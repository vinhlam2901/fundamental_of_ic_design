==> flow/design.v <==
module accumulator_8bit (
  input logic       i_clk,
  input logic       ni_rst,
  input logic [7:0] i_a,
  output logic [7:0] o_s,
  output logic      o_carry,
  output logic      o_ovf
);
  logic       ovf, carry;
  logic signed  [7:0] o_a;
  logic signed  [7:0] i_s;
  adder_8bit adder_8bit (
                          .i_a(o_a),
                          .i_b(o_s),
                          .i_cin(1'b0),
                          .o_sum(i_s),
                          .o_ovf(ovf),
                          .o_carry(carry)
                        );
  always_ff @( posedge i_clk or negedge ni_rst ) begin : a_register
    if( ~ni_rst) begin
        o_a <= 8'd0;
    end else begin
        o_a <= i_a;
    end 
  end
  always_ff @( posedge i_clk or negedge ni_rst ) begin : s_register
    if( ~ni_rst) begin
        o_s <= 8'd0;
    end else begin
        o_s <= i_s;
    end 
  end
  always_ff @( posedge i_clk or negedge ni_rst ) begin : carry_ff
    if( ~ni_rst) begin
        o_carry <= 1'b0;
    end else begin
        o_carry <= carry;
    end 
  end
  always_ff @( posedge i_clk or negedge ni_rst ) begin : ovf_ff
    if( ~ni_rst) begin
        o_ovf <= 1'b0;
    end else begin
        o_ovf <= ovf;
    end 
  end
endmodule
module adder_8bit (
    input  wire [7:0] i_a,
    input  wire [7:0] i_b,
    input  wire       i_cin,
    output wire [7:0] o_sum,
    output wire       o_ovf,
    output wire       o_carry
);
  wire [6:0] c;
  full_adder f0 (
    .X_i(i_a[0]),
    .B_i(i_b[0]),
    .C_i(i_cin),
    .S_o(o_sum[0]),
    .C_o(c[0])
);
  full_adder f1 (
    .X_i(i_a[1]),
    .B_i(i_b[1]),
    .C_i(c[0]),
    .S_o(o_sum[1]),
    .C_o(c[1])
);
  full_adder f2 (
    .X_i(i_a[2]),
    .B_i(i_b[2]),
    .C_i(c[1]),
    .S_o(o_sum[2]),
    .C_o(c[2])
);
  full_adder f3 (
    .X_i(i_a[3]),
    .B_i(i_b[3]),
    .C_i(c[2]),
    .S_o(o_sum[3]),
    .C_o(c[3])
);
  full_adder f4 (
    .X_i(i_a[4]),
    .B_i(i_b[4]),
    .C_i(c[3]),
    .S_o(o_sum[4]),
    .C_o(c[4])
);
  full_adder f5 (
    .X_i(i_a[5]),
    .B_i(i_b[5]),
    .C_i(c[4]),
    .S_o(o_sum[5]),
    .C_o(c[5])
);
  full_adder f6 (
    .X_i(i_a[6]),
    .B_i(i_b[6]),
    .C_i(c[5]),
    .S_o(o_sum[6]),
    .C_o(c[6])
);
  full_adder f7 (
    .X_i(i_a[7]),
    .B_i(i_b[7]),
    .C_i(c[6]),
    .S_o(o_sum[7]),
    .C_o(o_carry)
);
  assign o_ovf = o_carry ^ c[6];
endmodule
module full_adder (
  input logic X_i, B_i, C_i,
  output logic S_o, C_o
);
  assign S_o = X_i ^ B_i ^ C_i;
  assign C_o = ( X_i & B_i ) | ( ( X_i ^ B_i ) & C_i );
endmodule 
### Reports on accumulator_8bit

What the tools print for accumulator_8bit, step after step.
Lines are those of the file above, counted from 1.
Operators carry their Yosys type and port widths (W data, S select, Z words).
Not given: --

| design | value |
|---|---|
| top | accumulator_8bit |
| clock port | i_clk |
| library | sky130hd |
| corner | tt_025C_1v80 |

### Elaborated design

Source: Yosys, flattened and elaborated, memories not mapped. Widths are those after wreduce; folded enables and synchronous resets count as part of the registers. Registers that Yosys merges into a memory's read port (data or address) are not register bits. Print and check cells do not count. Equal cells are merged and count once.

| cells by class | value |
|---|---|
| bitwise gates (word level) | 38 |

Operator list:

| cell | count |
|---|---|
| $xor A1 B1 Y1 | 16 |
| $and A1 B1 Y1 | 15 |
| $or A1 B1 Y1 | 7 |

| storage and ports | value |
|---|---|
| output and inout bits | 10 |
| flip-flop bits (word level) | 18 |
| input port bits | 10 |

### Longest topological paths

Yosys ltp: most cells in a row. Word level: on the elaborated netlist, between registers, memories and ports. Mapped: between sequential cells and ports; inverters and the memories' decode and read muxes count.

| logic depth | value |
|---|---|
| depth in word-level cells | 16 |
| ABC_AREA | 0 |
| gate-level depth with buffers | 10 |

### After synthesis

The flow's flattened synthesis, as Yosys stat reports it; memories are mapped. The netlist is that of the ABC_AREA named above (0 if unset); the other value can give another one.

Cells by type:

| cell type | count | area in all (um^2) |
|---|---|---|
| sky130_fd_sc_hd__dfrtp_1 | 18 | 450.432 |
| sky130_fd_sc_hd__fa_1 | 7 | 140.134 |
| sky130_fd_sc_hd__buf_4 | 8 | 60.058 |
| sky130_fd_sc_hd__inv_1 | 5 | 18.768 |
| sky130_fd_sc_hd__ha_1 | 1 | 12.512 |
| sky130_fd_sc_hd__xnor2_1 | 1 | 8.758 |

| mapped netlist | value |
|---|---|
| sequential area | 450.4 um^2 |
| buffer cells | 8 |
| mapped cells | 40 |
| cell area after synthesis | 690.7 um^2 |
| mapped flip-flops | 18 |

The figures by module come from a second, unflattened synthesis with its own total; it is not the netlist above.

| unflattened totals | value |
|---|---|
| cells (unflattened synthesis) | 28 |
| area (unflattened synthesis) | 623.1 um^2 |

Rows give one instance, submodules left out.

Modules:

| module | cells | times used | area (um^2) | sequential area (um^2) |
|---|---|---|---|---|
| accumulator_8bit | 19 | 1 | 454.2 | 450.4 |
| full_adder | 1 | 8 | 20.0 | 0.0 |
| adder_8bit | 1 | 1 | 8.8 | 0.0 |

### Path before layout

Source: OpenSTA report_checks on the synthesized netlist (no wires, ideal clock, input and output delay 20% of the period each), path of least setup slack; recovery checks are left aside. Register names are those of the netlist, which keeps one name where synthesis merged equal registers.

| timing path after synthesis | value |
|---|---|
| path kind | register to register |
| from | register o_s[0] |
| to | register o_s[7] |
| data arrival time | 3,347 ps |
| path buffers | 0 |
| clock period | 4,940 ps |
| data required time | 4,876 ps |
| delay of the path | 3,411 ps |
| setup slack | 1,529 ps |
| library setup time | 64 ps |
| stages | 11 |
| synthesis period reached | 3,411 ps |

"delay of the path" = arrival - input delay + setup time.
"stages": output pins that drive a net of the path, with the launching flip-flop's if there is one; two outputs of one cell count as two.
"synthesis period reached" = period - worst setup slack (recovery checks aside). The figure is calculated, with input and output delays left at 20% of the set period.
The rows between start and end are the longest chain of elaborated cells between them; the timing report does not say that the signal goes this way. Where chains are equally long, one stands for them.
A line is the first line of the expression or statement that the cell stems from. Yosys adds cells for indexed reads and writes and turns some case tables into memories.

| between the ends, after synthesis | value |
|---|---|
| path through | sky130_fd_sc_hd__dfrtp_1 sky130_fd_sc_hd__ha_1 sky130_fd_sc_hd__fa_1 sky130_fd_sc_hd__fa_1 sky130_fd_sc_hd__fa_1 sky130_fd_sc_hd__fa_1 sky130_fd_sc_hd__fa_1 sky130_fd_sc_hd__fa_1 sky130_fd_sc_hd__inv_1 sky130_fd_sc_hd__fa_1 sky130_fd_sc_hd__inv_1 |
| length of the longest elaborated chain | 14 |
| elaborated cells between the ends (all ways) | 14 |
| RTL lines with such cells | 2 |
| those cells by class | 14 x logic |

Ends and longest elaborated chain, after synthesis:

| what | RTL line | source |
|---|---|---|
| start: declaration | 5 | `output logic [7:0] o_s,` |
| start: assignment | 29 | `o_s <= 8'd0;` |
| start: assignment | 31 | `o_s <= i_s;` |
| $and A1 B1 Y1 (2 in a row) | 121 | `assign C_o = ( X_i & B_i ) \| ( ( X_i ^ B_i ) & C_i );` |
| $or A1 B1 Y1 | 121 |  |
| $and A1 B1 Y1 | 121 |  |
| $or A1 B1 Y1 | 121 |  |
| $and A1 B1 Y1 | 121 |  |
| $or A1 B1 Y1 | 121 |  |
| $and A1 B1 Y1 | 121 |  |
| $or A1 B1 Y1 | 121 |  |
| $and A1 B1 Y1 | 121 |  |
| $or A1 B1 Y1 | 121 |  |
| $and A1 B1 Y1 | 121 |  |
| $or A1 B1 Y1 | 121 |  |
| $xor A1 B1 Y1 | 120 | `assign S_o = X_i ^ B_i ^ C_i;` |
| end: assignment | 29 |  |
| end: assignment | 31 |  |
| end: declaration | 5 |  |

### Path in the finished layout

From the final timing report of entry B: the path of least setup slack in the routed layout; clock arrival at registers is part of the times.
The report prints the path's times to 10 ps; the period is as set.

| timing path after layout | value |
|---|---|
| path kind | register to register |
| from | register o_s[0] |
| to | register o_s[7] |
| data required time | 3,730 ps |
| data arrival time | 3,580 ps |
| clock period | 3,500 ps |
| setup slack | 150 ps |
| path buffers | 0 |
| stages | 11 |
| library setup time | 50 ps |

The rows between start and end are the longest chain of elaborated cells between them; the timing report does not say that the signal goes this way. Where chains are equally long, one stands for them.

| between the ends, after layout | value |
|---|---|
| path through | sky130_fd_sc_hd__dfrtp_1 sky130_fd_sc_hd__ha_1 sky130_fd_sc_hd__fa_2 sky130_fd_sc_hd__fa_2 sky130_fd_sc_hd__fa_1 sky130_fd_sc_hd__fa_1 sky130_fd_sc_hd__fa_2 sky130_fd_sc_hd__fa_2 sky130_fd_sc_hd__inv_1 sky130_fd_sc_hd__fa_1 sky130_fd_sc_hd__inv_1 |
| length of the longest elaborated chain | 14 |
| elaborated cells between the ends (all ways) | 14 |
| RTL lines with such cells | 2 |
| those cells by class | 14 x logic |

Ends and longest elaborated chain, after layout:

| what | RTL line | source |
|---|---|---|
| start: declaration | 5 | `output logic [7:0] o_s,` |
| start: assignment | 29 | `o_s <= 8'd0;` |
| start: assignment | 31 | `o_s <= i_s;` |
| $and A1 B1 Y1 (2 in a row) | 121 | `assign C_o = ( X_i & B_i ) \| ( ( X_i ^ B_i ) & C_i );` |
| $or A1 B1 Y1 | 121 |  |
| $and A1 B1 Y1 | 121 |  |
| $or A1 B1 Y1 | 121 |  |
| $and A1 B1 Y1 | 121 |  |
| $or A1 B1 Y1 | 121 |  |
| $and A1 B1 Y1 | 121 |  |
| $or A1 B1 Y1 | 121 |  |
| $and A1 B1 Y1 | 121 |  |
| $or A1 B1 Y1 | 121 |  |
| $and A1 B1 Y1 | 121 |  |
| $or A1 B1 Y1 | 121 |  |
| $xor A1 B1 Y1 | 120 | `assign S_o = X_i ^ B_i ^ C_i;` |
| end: assignment | 29 |  |
| end: assignment | 31 |  |
| end: declaration | 5 |  |

Ticket comment

Settings and measured results of 2 stored flow runs for module accumulator_8bit (sky130hd), not sorted in any way. The constraints put input and output delay at 20% of the set period each and load the outputs with 0.01 pF.
"achieved period": clock period set for the run, less the worst setup slack. It is reckoned from that one timing run; input and output delays stay at 20% of the period that was set.
By "power" is meant OpenSTA's value without simulated activity: inputs other than the clock are taken to toggle once in ten clock periods, and the tool carries that through the logic.
Among the settings, n/a means not set for that run.
Results: n/a = not shown.

| setting or result | entry A | entry B |
|---|---|---|
| period_ns | 2.24 | 3.5 |
| CORE_UTILIZATION | 51 | 47 |
| PLACE_DENSITY_LB_ADDON | 0.29 | n/a |
| CORE_ASPECT_RATIO | 0.59 | n/a |
| CORE_MARGIN | 9 | 2 |
| CELL_PAD_IN_SITES_GLOBAL_PLACEMENT | 1 | n/a |
| CTS_CLUSTER_SIZE | 100 | n/a |
| CTS_CLUSTER_DIAMETER | 214 | n/a |
| CAP_MARGIN | 20 | 20 |
| SLEW_MARGIN | 20 | 20 |
| chip area after synthesis (Yosys) (um^2) | n/a | 690.7 |
| die area (um^2) | n/a | 1,792.2 |
| final utilization (%) | n/a | 67.5 |
| smallest setup slack (ps) | n/a | 151 |
| final setup TNS (ps) | n/a | 0 |
| final worst hold slack (ps) | n/a | 499 |
| power (mW) | n/a | 0.7486 |
| achieved period (ps) | n/a | 3,349 |

Entry A: stopped before the end: floorplanning reported PDN-0185
